==> flow/design.v <==
module deserializer #(ELEMENT_BITS = 8, FEATURES = 4, FEATURE_BITS = 4, M = 4'b1001) (
	input  logic							 clk,
	input  logic							 reset_n,
	input  logic							 start,
	input  logic [ELEMENT_BITS-1:0]          serial_data_in,
	output logic [ELEMENT_BITS*FEATURES-1:0] parallel_data_out_1,
	output logic [ELEMENT_BITS*FEATURES-1:0] parallel_data_out_2,
	output logic		                     done
);
localparam RDY = 2'b00;
localparam W1  = 2'b01;
localparam W2  = 2'b10;
localparam ONE  = {{FEATURE_BITS-1{1'b0}},1'b1};
localparam ZERO = {FEATURE_BITS{1'b0}};
logic [FEATURE_BITS-1:0]	count ; 
logic [1:0]				 	write_mode ; 
logic [2*FEATURE_BITS-1:0]	index_first ; 
logic [FEATURE_BITS-1:0]	count_lim ; 
assign count_lim = (M>>1) - ONE ;  
assign index_first = ((count)<<(FEATURE_BITS-1)) ; 
always_ff @(posedge clk or negedge reset_n) begin
	if (!reset_n)
		count <= #1 ZERO ; 
	else begin 
		if ( count == count_lim )
			count <= #1 ZERO ; 
		else if (write_mode!=RDY)
			count <= #1 count + ONE ; 
		else
			count <= #1 ZERO ; 
	end
end
always_ff @(posedge clk or negedge reset_n) begin
	if (!reset_n)
		write_mode <= #1 RDY ; 
	else begin
		if(write_mode==RDY&&start)
			write_mode <= #1 W1 ; 
		else if ( ( count == count_lim ) && ( write_mode == W2 ) )
			write_mode <= #1 RDY ; 
		else if ( count == count_lim )
			write_mode <= #1 write_mode + 2'b01 ; 
		else
			write_mode <= #1 write_mode ; 
	end
end
always_ff @(posedge clk or negedge reset_n) begin
	if (!reset_n)
		done <= #1 1'b0 ; 
	else begin 
		if ( (write_mode==W2)&& ( count == count_lim ) )
			done <= #1 1'b1 ; 
		else 
			done <= #1 done ; 
	end
end
always_ff @(posedge clk or negedge reset_n) begin
	if (!reset_n)
		parallel_data_out_1 <= #1 {FEATURES*ELEMENT_BITS{1'b0}} ;  
	else begin
		if(write_mode==W1)
			parallel_data_out_1[index_first +: ELEMENT_BITS] <= #1 serial_data_in ; 
		else 
			parallel_data_out_1 <= #1 parallel_data_out_1 ; 
	end
end
always_ff @(posedge clk or negedge reset_n) begin
	if (!reset_n)
		parallel_data_out_2 <= #1 {FEATURES*ELEMENT_BITS{1'b0}} ;  
	else begin
		if(write_mode==W2)
			parallel_data_out_2[index_first +: ELEMENT_BITS] <= #1 serial_data_in ; 
		else 
			parallel_data_out_2 <= #1 parallel_data_out_2 ; 
	end
end
endmodule
* Tool chain data of deserializer
Tool output for the design above, in the order of the flow. Line numbers count from 1 in the design file above. Operators: Yosys type, input widths -> output width; for muxes data width and select width s. A cell with n/a has no value.
Set-up: top module deserializer, clock clk, library sky130hd, library corner tt_025C_1v80

* Word-level counts
Yosys after proc, flatten, opt, wreduce and memory -nomap, before mapping. Memory bits, and registers merged into a memory's read port (data or address), are not among the register bits. Print and check cells are not counted. Equal cells are merged and count once.
Storage and ports: bits in writable memories 0, flip-flop bits (word level) 71, output and inout port bits 65, memories kept 0, bits of input ports 11, word width x clocked read ports 0, bits in read-only memories 0, latch bits 0, elaborated cells 28
Cells by class: divide/modulo/power cells 0, order comparisons 0, bitwise logic cells 5, reductions and logical operators 5, multipliers 0, equal/unequal tests 3, multiplexer cells 5, shift operators 2, add/sub/neg operators 3
Operator list (count):
- $and 32x32->32 | 2
- $or 32x32->32 | 2
- $neg 7->33 | 1
- $shift 8x33->32 | 1
- $shift 8x33->32 const A | 1
- $not 32->32 | 1
- $mux 4 | 2
- $mux 2 | 3
- $add 4x1->4 const B | 1
- $eq 4x2->1 const B | 1
- $reduce_bool 3->1 | 1
- $logic_and 1x1->1 | 2
- $add 2x1->2 const B | 1
- $eq 2x1->1 const B | 1
- $eq 2x2->1 const B | 1
- $logic_not 2->1 | 1
- $reduce_bool 2->1 | 1

* Longest topological paths
Longest topological path by Yosys (ltp), each cell counted once; first at word level (registers and memories cut), then after technology mapping (sequential cells cut; the memories' decode and read muxes count).
Depth: word-level depth 5, ABC_AREA 0, gate-level depth with buffers 7, mapped depth without buffers 5

* Netlist
Yosys stat after the flow's synthesis: flattened, memories mapped to cells. It holds for the ABC_AREA given above (unset counts as 0); a run with the other value may have another netlist. Totals and module areas in this step are rounded.
Cells by type:
- sky130_fd_sc_hd__dfrtp_1 | count 71, area in all 1.78E+03 um^2
- sky130_fd_sc_hd__mux2_2 | count 32, area in all 360.346 um^2
- sky130_fd_sc_hd__a32o_1 | count 32, area in all 320.307 um^2
- sky130_fd_sc_hd__a2111oi_4 | count 2, area in all 55.053 um^2
- sky130_fd_sc_hd__ha_1 | count 3, area in all 37.536 um^2
- sky130_fd_sc_hd__clkbuf_1 | count 8, area in all 30.029 um^2
- sky130_fd_sc_hd__nor2_1 | count 7, area in all 26.275 um^2
- sky130_fd_sc_hd__nand3b_1 | count 3, area in all 22.522 um^2
- sky130_fd_sc_hd__mux2i_1 | count 2, area in all 20.019 um^2
- sky130_fd_sc_hd__xnor2_1 | count 2, area in all 17.517 um^2
- sky130_fd_sc_hd__xor2_1 | count 2, area in all 17.517 um^2
- sky130_fd_sc_hd__nand3_1 | count 3, area in all 15.014 um^2
- sky130_fd_sc_hd__nor3b_1 | count 2, area in all 15.014 um^2
- sky130_fd_sc_hd__o21bai_1 | count 2, area in all 15.014 um^2
- sky130_fd_sc_hd__nand4_1 | count 2, area in all 12.512 um^2
- sky130_fd_sc_hd__nor2b_1 | count 2, area in all 12.512 um^2
- sky130_fd_sc_hd__inv_1 | count 3, area in all 11.261 um^2
- sky130_fd_sc_hd__or3b_4 | count 1, area in all 11.261 um^2
Not listed: further types 12, cells in them 12.
Synthesis totals: sequential part of the area 1777 um^2, buffer cells 9, flip-flop cells 71, cell count 191, synthesis area 2854 um^2

* Worst setup path after synthesis
Path of least setup slack by OpenSTA after synthesis, without wires, with an ideal clock, recovery checks aside; 20% of the period is set as input and as output delay. Where synthesis merged equal registers, the netlist keeps one of their names.
Timing post-synthesis: path kind reg-to-reg, start register count[2], end register parallel_data_out_1[16], arrival 2485 ps, stages on the path 7, buffers on the path 1, path delay 2610 ps, time at the first pin 0 ps, clock period 5790 ps, library setup time 125 ps, required time 5665 ps, setup slack 3180 ps, period reached after synthesis 2610 ps
"path delay" = arrival - input delay + setup time. "stages on the path" counts driving pins, that of a launching flip-flop among them; a cell with two outputs on the path counts twice. "period reached after synthesis" = period - worst setup slack (recovery checks aside). The figure is calculated, with input and output delays left at 20% of the set period. Between the ends stands the longest chain of elaborated cells between them, by number of cells; it is not shown to be the way that was timed. Of several equally long chains one is given. A line is the first line of the expression or statement that the cell stems from. Yosys adds cells for indexed reads and writes and turns some case tables into memories. A register here has more assigning lines than the two given. Lines with a computed index may be missing from the assigning lines.
On the way, post-synthesis: cell sequence sky130_fd_sc_hd__dfrtp_1 > sky130_fd_sc_hd__buf_2 > sky130_fd_sc_hd__or3_1 > sky130_fd_sc_hd__ha_1 > sky130_fd_sc_hd__or3b_4 > sky130_fd_sc_hd__a2111oi_4 > sky130_fd_sc_hd__mux2_2, cells in the longest elaborated chain 5, elaborated cells between the ends (all ways) 6, classes of those cells 1 x add/sub; 2 x shift; 3 x logic
RTL lines, path post-synthesis:
- from (decl) | line 15 | logic [FEATURE_BITS-1:0] count ;
- from (assign) | line 23 | count <= #1 ZERO ;
- from (assign) | line 28 | count <= #1 count + ONE ;
- $neg 7->33 | line 62 | parallel_data_out_1[index_first +: ELEMENT_BITS] <= #1 serial_data_in ;
- $shift 8x33->32 | line 62
- $not 32->32 | line 62
- $and 32x32->32 | line 62
- $or 32x32->32 | line 62
- to (assign) | line 59 | parallel_data_out_1 <= #1 {FEATURES*ELEMENT_BITS{1'b0}} ;
- to (assign) | line 64 | parallel_data_out_1 <= #1 parallel_data_out_1 ;
- to (decl) | line 6 | output logic [ELEMENT_BITS*FEATURES-1:0] parallel_data_out_1,

* Path in the finished layout
From the final timing report of stored run 1: the path of least setup slack in the routed layout; clock arrival at registers is part of the times. The report prints the path's times to 10 ps; the period is as set.
Timing after layout: path kind reg-to-reg, start register count[2], end register parallel_data_out_1[21], library setup time 110 ps, buffers on the path 1, arrival 2550 ps, time at the first pin 340 ps, setup slack 400 ps, stages on the path 7, required time 2950 ps, clock period 2720 ps
Between the ends stands the longest chain of elaborated cells between them, by number of cells; it is not shown to be the way that was timed. Of several equally long chains one is given. A register here has more assigning lines than the two given. Lines with a computed index may be missing from the assigning lines.
On the way, after layout: cell sequence sky130_fd_sc_hd__dfrtp_1 > sky130_fd_sc_hd__or3_4 > sky130_fd_sc_hd__ha_4 > sky130_fd_sc_hd__or3b_4 > sky130_fd_sc_hd__a2111oi_4 > sky130_fd_sc_hd__buf_6 > sky130_fd_sc_hd__mux2_2, cells in the longest elaborated chain 5, elaborated cells between the ends (all ways) 6, classes of those cells 1 x add/sub; 2 x shift; 3 x logic
RTL lines, path after layout:
- from (decl) | line 15 | logic [FEATURE_BITS-1:0] count ;
- from (assign) | line 23 | count <= #1 ZERO ;
- from (assign) | line 28 | count <= #1 count + ONE ;
- $neg 7->33 | line 62 | parallel_data_out_1[index_first +: ELEMENT_BITS] <= #1 serial_data_in ;
- $shift 8x33->32 | line 62
- $not 32->32 | line 62
- $and 32x32->32 | line 62
- $or 32x32->32 | line 62
- to (assign) | line 59 | parallel_data_out_1 <= #1 {FEATURES*ELEMENT_BITS{1'b0}} ;
- to (assign) | line 64 | parallel_data_out_1 <= #1 parallel_data_out_1 ;
- to (decl) | line 6 | output logic [ELEMENT_BITS*FEATURES-1:0] parallel_data_out_1,

## Implementation results

Stored flow runs of deserializer (2 of them; Yosys, OpenROAD, sky130hd). They differ in their settings and are not a sequence. Constraints: input delay and output delay 20% of the set period each, output load 0.01 pF.
"reached clock period" is the run's clock period less its worst setup slack. It is reckoned from that one timing run; input and output delays stay at 20% of the period that was set.
"total design power" rests on the timing tool's default activity at the inputs, not on a simulated workload.
The results are shown rounded.

* Stored run 1 | settings: period_ns 2.72; CORE_UTILIZATION 39; SETUP_SLACK_MARGIN 0.58; PLACE_DENSITY_LB_ADDON 0.02; CELL_PAD_IN_SITES_GLOBAL_PLACEMENT 2; TNS_END_PERCENT 90; ABC_AREA 0; SLEW_MARGIN 0; MIN_ROUTING_LAYER met2; CAP_MARGIN 20; CORE_MARGIN 2 | results: netlist area reported by Yosys 2854 um^2; die area 8018 um^2; utilization after routing 57.0%; worst slack on setup checks 398 ps; total design power 5125 µW; reached clock period 2322 ps
* Stored run 2 | settings: period_ns 2.19; CORE_UTILIZATION 51; PLACE_DENSITY_LB_ADDON 0.22; HOLD_SLACK_MARGIN 0.08; CELL_PAD_IN_SITES_DETAIL_PLACEMENT 1; TNS_END_PERCENT 35; GPL_ROUTABILITY_DRIVEN 1; CAP_MARGIN 35; CORE_MARGIN 2; SLEW_MARGIN 20 | stopped before the end: routing reported DPL-0033
